==> flow/design.v <==
module adc_interface (
    input wire clk,
    input wire rst_n,
    input wire [11:0] adc_data,
    input wire adc_valid,
    output reg [11:0] voltage_fb,
    output reg data_ready
);
    always @(posedge clk or negedge rst_n) begin
        if (!rst_n) begin
            voltage_fb <= 12'd0;
            data_ready <= 1'b0;
        end else begin
            if (adc_valid) begin
                voltage_fb <= adc_data;
                data_ready <= 1'b1;
            end else begin
                data_ready <= 1'b0;
            end
        end
    end
endmodule
module buck_converter_top #(
    parameter CLK_FREQ = 100_000_000,
    parameter PWM_FREQ = 100_000,
    parameter V_REF = 12'd2048,
    parameter KP = 16'd100,
    parameter KI = 16'd10,
    parameter KD = 16'd5
)(
    input wire clk,
    input wire rst_n,
    input wire [11:0] adc_data,
    input wire adc_valid,
    output wire pwm_out,
    output wire [11:0] voltage_monitor,
    output wire [9:0] duty_cycle_monitor
);
    wire [11:0] voltage_fb;
    wire adc_ready;
    wire [9:0] duty_cycle;
    wire pid_valid;
    adc_interface adc_if (
        .clk(clk),
        .rst_n(rst_n),
        .adc_data(adc_data),
        .adc_valid(adc_valid),
        .voltage_fb(voltage_fb),
        .data_ready(adc_ready)
    );
    pid_controller #(
        .DATA_WIDTH(12),
        .KP(KP),
        .KI(KI),
        .KD(KD),
        .SETPOINT(V_REF)
    ) pid_ctrl (
        .clk(clk),
        .rst_n(rst_n),
        .feedback(voltage_fb),
        .fb_valid(adc_ready),
        .control_out(duty_cycle),
        .out_valid(pid_valid)
    );
    pwm_generator #(
        .CLK_FREQ(CLK_FREQ),
        .PWM_FREQ(PWM_FREQ),
        .PWM_RESOLUTION(10)
    ) pwm_gen (
        .clk(clk),
        .rst_n(rst_n),
        .duty_cycle(duty_cycle),
        .pwm_out(pwm_out)
    );
    assign voltage_monitor = voltage_fb;
    assign duty_cycle_monitor = duty_cycle;
endmodule
module pid_controller #(
    parameter DATA_WIDTH = 12,
    parameter KP = 16'd100,
    parameter KI = 16'd10,
    parameter KD = 16'd5,
    parameter SETPOINT = 12'd2048
)(
    input wire clk,
    input wire rst_n,
    input wire [DATA_WIDTH-1:0] feedback,
    input wire fb_valid,
    output reg [9:0] control_out,
    output reg out_valid
);
    reg signed [DATA_WIDTH:0] error;
    reg signed [DATA_WIDTH:0] prev_error;
    reg signed [31:0] integral;
    reg signed [DATA_WIDTH:0] derivative;
    reg signed [31:0] p_term, i_term, d_term;
    reg signed [31:0] pid_sum;
    always @(posedge clk or negedge rst_n) begin
        if (!rst_n) begin
            error <= 0;
            prev_error <= 0;
            integral <= 0;
            derivative <= 0;
            control_out <= 10'd512;
            out_valid <= 1'b0;
        end else if (fb_valid) begin
            error <= SETPOINT - feedback;
            prev_error <= error;
            if (integral + error > 32'sd100000)
                integral <= 32'sd100000;
            else if (integral + error < -32'sd100000)
                integral <= -32'sd100000;
            else
                integral <= integral + error;
            derivative <= error - prev_error;
            p_term <= (KP * error) >>> 8;
            i_term <= (KI * integral) >>> 16;
            d_term <= (KD * derivative) >>> 8;
            pid_sum <= p_term + i_term + d_term + 32'd512;
            if (pid_sum > 32'd1023)
                control_out <= 10'd1023;
            else if (pid_sum < 32'd0)
                control_out <= 10'd0;
            else
                control_out <= pid_sum[9:0];
            out_valid <= 1'b1;
        end else begin
            out_valid <= 1'b0;
        end
    end
endmodule
module pwm_generator #(
    parameter CLK_FREQ = 100_000_000,
    parameter PWM_FREQ = 100_000,
    parameter PWM_RESOLUTION = 10
)(
    input wire clk,
    input wire rst_n,
    input wire [PWM_RESOLUTION-1:0] duty_cycle,
    output reg pwm_out
);
    localparam COUNTER_MAX = CLK_FREQ / PWM_FREQ;
    reg [$clog2(COUNTER_MAX)-1:0] counter;
    reg [PWM_RESOLUTION-1:0] duty_reg;
    reg [PWM_RESOLUTION-1:0] compare_val;
    always @(posedge clk or negedge rst_n) begin
        if (!rst_n) begin
            counter <= 0;
            duty_reg <= 0;
            compare_val <= 0;
            pwm_out <= 1'b0;
        end else begin
            if (counter < COUNTER_MAX - 1) begin
                counter <= counter + 1;
            end else begin
                counter <= 0;
                duty_reg <= duty_cycle;
            end
            compare_val <= (duty_reg * COUNTER_MAX) >> PWM_RESOLUTION;
            pwm_out <= (counter < compare_val) ? 1'b1 : 1'b0;
        end
    end
endmodule
### From RTL to reports: buck_converter_top

The steps from the RTL of buck_converter_top to its reports follow in flow order.
Lines are those of the file above, counted from 1.
Library cell names are shortened.
A cell with n/a has no value.

| inputs | value |
|---|---|
| design top | buck_converter_top |
| clock port | clk |
| cell library | sky130hd |
| corner | tt_025C_1v80 |

### After elaboration

Counts by Yosys on the flattened word-level netlist (proc, flatten, opt, wreduce; memories kept). Register bits leave out memories and registers merged into their read ports (data or address); mux counts leave out enables and synchronous resets folded into registers. Print and check cells are left out. Cells with the same type and inputs are merged into one.

| storage and ports | value |
|---|---|
| register bits | 221 |
| bits in latches | 0 |
| bits in writable memories | 0 |
| memory bits (read-only) | 0 |
| word width x clocked read ports | 0 |
| memories kept | 0 |
| bits of input ports | 15 |
| output and inout bits | 23 |
| elaborated cells | 40 |

| cells by class | value |
|---|---|
| add/subtract/negate cells | 7 |
| $mul | 4 |
| div/mod/pow operators | 0 |
| $lt $le $gt $ge | 6 |
| equality and inequality tests | 0 |
| shift-type cells | 0 |
| muxes and demuxes | 7 |
| bitwise logic cells | 0 |
| reductions and logical operators | 1 |

Operator list:

| cell | number |
|---|---|
| multiplier 10 x 7 -> 17 bit with constant B | 1 |
| multiplier 3 x 32 -> 31 bit with constant A | 1 |
| multiplier 5 x 13 -> 18 bit with constant A | 1 |
| 2-to-1 mux 32 bit | 2 |
| multiplier 3 x 13 -> 16 bit with constant A | 1 |
| less-than comparator 32 x 1 -> 1 bit with constant B | 1 |
| adder 32 x 10 -> 32 bit with constant B | 1 |
| greater-than comparator 32 x 10 -> 1 bit with constant B | 1 |
| adder 32 x 13 -> 32 bit | 1 |
| greater-than comparator 32 x 18 -> 1 bit with constant B | 1 |
| less-than comparator 32 x 18 -> 1 bit with constant B | 1 |
| adder 32 x 24 -> 32 bit | 1 |
| 2-to-1 mux 10 bit | 3 |
| adder 24 x 16 -> 25 bit | 1 |
| subtractor 12 x 12 -> 13 bit with constant A | 1 |
| subtractor 13 bit | 1 |
| adder 10 x 1 -> 10 bit with constant B | 1 |
| less-than comparator 10 bit | 1 |
| less-than comparator 10 bit with constant B | 1 |
| AND reduction 2 bit | 1 |
| 2-to-1 mux 1 bit | 2 |

### Depth

Depth = most cells in a row (Yosys ltp): at word level without a register or memory, in the mapped netlist without a sequential cell, where the memories' decode and read muxes count.

| depth | value |
|---|---|
| depth after elaboration | 4 |
| ABC_AREA | 0 |
| depth in mapped cells | 17 |
| mapped depth without buffers | 17 |

### Netlist

Source: synth_stat.txt of the flow (Yosys; design flattened, memories mapped). It holds for the ABC_AREA given above (unset counts as 0); a run with the other value may have another netlist.
The area totals of this step are shown rounded.

| synthesis totals | value |
|---|---|
| cell count | 1512 |
| mapped area | 14720 um2 |
| sequential part of the area | 4751 um2 |
| flip-flop cells | 179 |
| buffers | 36 |

Cell types:

| type | number | area in all (um2) |
|---|---|---|
| dfrtp_1 | 124 | 3.1E+03 |
| ha_1 | 228 | 2.85E+03 |
| edfxtp_1 | 54 | 1.62E+03 |
| fa_1 | 40 | 800.768 |
| xnor2_1 | 72 | 630.605 |
| inv_1 | 141 | 529.258 |
| o21ai_0 | 100 | 500.48 |
| a21oi_1 | 92 | 460.442 |
| nor2_1 | 100 | 375.36 |
| nand2_1 | 92 | 345.331 |
| xor2_1 | 31 | 271.51 |
| mux2_2 | 23 | 258.998 |
| a21o_1 | 34 | 255.245 |
| o21a_1 | 21 | 157.651 |
| nor3_1 | 27 | 135.13 |
| o21bai_1 | 15 | 112.608 |
| clkbuf_1 | 29 | 108.854 |
| o22ai_1 | 16 | 100.096 |

Other cell types: 64; their cells: 273.
By module: a second synthesis without flattening, with its own total; a netlist apart from the flattened one above.

| second synthesis, totals | value |
|---|---|
| cells (unflattened synthesis) | 1426 |
| area total of the unflattened synthesis | 14460 um2 |

Each row is one instance without its submodules.

Modules:

| module | times used | cells | area (um2) | sequential area (um2) |
|---|---|---|---|---|
| pid_controller | 1 | 1104 | 10980 | 3645 |
| pwm_generator | 1 | 296 | 2969 | 775.7 |
| adc_interface | 1 | 26 | 509.2 | 325.3 |
| buck_converter_top | 1 | 0 | 0.0 | 0.0 |

### Timing after synthesis

Path of least setup slack by OpenSTA after synthesis, without wires, with an ideal clock, recovery checks aside; 20% of the period is set as input and as output delay. Where synthesis merged equal registers, the netlist keeps one of their names.

| path after synthesis | value |
|---|---|
| kind | register -> register |
| start point | register pwm_gen.duty_reg[2] |
| end point | register pwm_gen.compare_val[9] |
| clock period | 6.32 ns |
| setup time | 0.082 ns |
| time at the first pin | 0.000 ns |
| arrival | 4.221 ns |
| required time | 6.238 ns |
| path slack | 2.017 ns |
| delay of the path | 4.303 ns |
| driving pins on the path | 18 |
| path buffers | 0 |
| period reached after synthesis | 4.303 ns |

"delay of the path" = arrival - input delay + setup time.
"driving pins on the path" counts driving pins, that of a launching flip-flop among them; a cell with two outputs on the path counts twice.
"period reached after synthesis" is the clock period less the worst setup slack; recovery checks do not enter. This is arithmetic on one report: input and output delays are still those of the set period (20% each).
The rows between start and end are the longest chain of elaborated cells between them; the timing report does not say that the signal goes this way. Where chains are equally long, one stands for them.
Each line given opens the expression or statement behind the cell; cells for indexed reads and writes are added by Yosys, which also makes memories of some case tables.

| on the way, after synthesis | value |
|---|---|
| cells stage by stage | dfrtp_1 -> inv_1 -> fa_1 -> fa_1 -> inv_1 -> fa_1 -> inv_1 -> fa_1 -> inv_1 -> ha_1 -> and2_1 -> o21ai_0 -> o211a_1 -> nor3_1 -> o31a_1 -> o21ai_0 -> a21oi_1 -> a31oi_1 |
| length of the longest elaborated chain | 1 |
| elaborated cells on any way between the ends | 1 |
| source lines of those cells | 1 |
| those cells by class | mul (1) |

Ends and longest elaborated chain, after synthesis:

| item | RTL line | source |
|---|---|---|
| from (decl) | 144 | `reg [PWM_RESOLUTION-1:0] duty_reg;` |
| from (assign) | 149 | `duty_reg <= 0;` |
| from (assign) | 157 | `duty_reg <= duty_cycle;` |
| multiplier 10 x 7 -> 17 bit | 159 | `compare_val <= (duty_reg * COUNTER_MAX) >> PWM_RESOLUTION;` |
| to (assign) | 150 | `compare_val <= 0;` |
| to (assign) | 159 |  |
| to (decl) | 145 | `reg [PWM_RESOLUTION-1:0] compare_val;` |

### Timing after layout

From the final timing report of stored run 1: the path of least setup slack in the routed layout; clock arrival at registers is part of the times.

| path post-layout | value |
|---|---|
| kind | register -> register |
| start point | register pwm_gen.duty_reg[3] |
| end point | register pwm_gen.compare_val[9] |
| clock period | 3.8 ns |
| setup time | 0.12 ns |
| time at the first pin | 0.48 ns |
| arrival | 4.38 ns |
| required time | 4.17 ns |
| path slack | -0.22 ns |
| driving pins on the path | 16 |
| path buffers | 1 |

The rows between start and end are the longest chain of elaborated cells between them; the timing report does not say that the signal goes this way. Where chains are equally long, one stands for them.

| on the way, post-layout | value |
|---|---|
| cells stage by stage | dfrtp_1 -> buf_6 -> fa_1 -> inv_1 -> fa_1 -> inv_1 -> fa_1 -> fa_1 -> ha_4 -> nand3_2 -> o211a_1 -> nor3_2 -> o31a_1 -> o21ai_2 -> a21oi_1 -> a31oi_1 |
| length of the longest elaborated chain | 1 |
| elaborated cells on any way between the ends | 1 |
| source lines of those cells | 1 |
| those cells by class | mul (1) |

Ends and longest elaborated chain, post-layout:

| item | RTL line | source |
|---|---|---|
| from (decl) | 144 | `reg [PWM_RESOLUTION-1:0] duty_reg;` |
| from (assign) | 149 | `duty_reg <= 0;` |
| from (assign) | 157 | `duty_reg <= duty_cycle;` |
| multiplier 10 x 7 -> 17 bit | 159 | `compare_val <= (duty_reg * COUNTER_MAX) >> PWM_RESOLUTION;` |
| to (assign) | 150 | `compare_val <= 0;` |
| to (assign) | 159 |  |
| to (decl) | 145 | `reg [PWM_RESOLUTION-1:0] compare_val;` |

## Implementation results

Module buck_converter_top, platform sky130hd: 2 stored runs of the flow (Yosys, OpenROAD) with differing settings, in no particular order. Input and output delays are each 20% of the period that was set; the output load is 0.01 pF.
"reached clock period": clock period set for the run, less the worst setup slack. It is reckoned from that one timing run; input and output delays stay at 20% of the period that was set.
"allowed time less slack (worst setup path)" = time allowed to the worst setup path (clock period - input delay - output delay, where it has them) - its slack; a late launch clock adds to it, a late capture clock takes from it.
"total power of the final layout": no workload was simulated; the value follows from the tool's default switching activity.
The measured numbers are rounded.
A setting shown as n/a is not set for that run.

| name | stored run 1 | stored run 2 |
|---|---|---|
| period_ns | 3.8 | 3.77 |
| CORE_UTILIZATION | 28 | 27 |
| PLACE_DENSITY_LB_ADDON | 0.17 | 0.23 |
| CORE_MARGIN | 3 | 4 |
| CELL_PAD_IN_SITES_GLOBAL_PLACEMENT | 1 | n/a |
| CELL_PAD_IN_SITES_DETAIL_PLACEMENT | 0 | 0 |
| CAP_MARGIN | 30 | 20 |
| SLEW_MARGIN | 20 | 15 |
| CORE_ASPECT_RATIO | n/a | 0.85 |
| CTS_CLUSTER_SIZE | n/a | 79 |
| synthesized cell area (um2) | 14720 | 14720 |
| die size (um2) | 55370 | 58340 |
| standard-cell area after layout (um2) | 19390 | 19040 |
| final utilization | 0.375 | 0.355 |
| setup slack of the critical path (ns) | -0.218 | -0.341 |
| final setup TNS (ns) | -1.466 | -8.893 |
| total power of the final layout (mW) | 18.83 | 18.32 |
| reached clock period (ns) | 4.018 | 4.111 |
| allowed time less slack (worst setup path) (ns) | 4.02 | 4.11 |
| critical path kind | register -> register | register -> register |
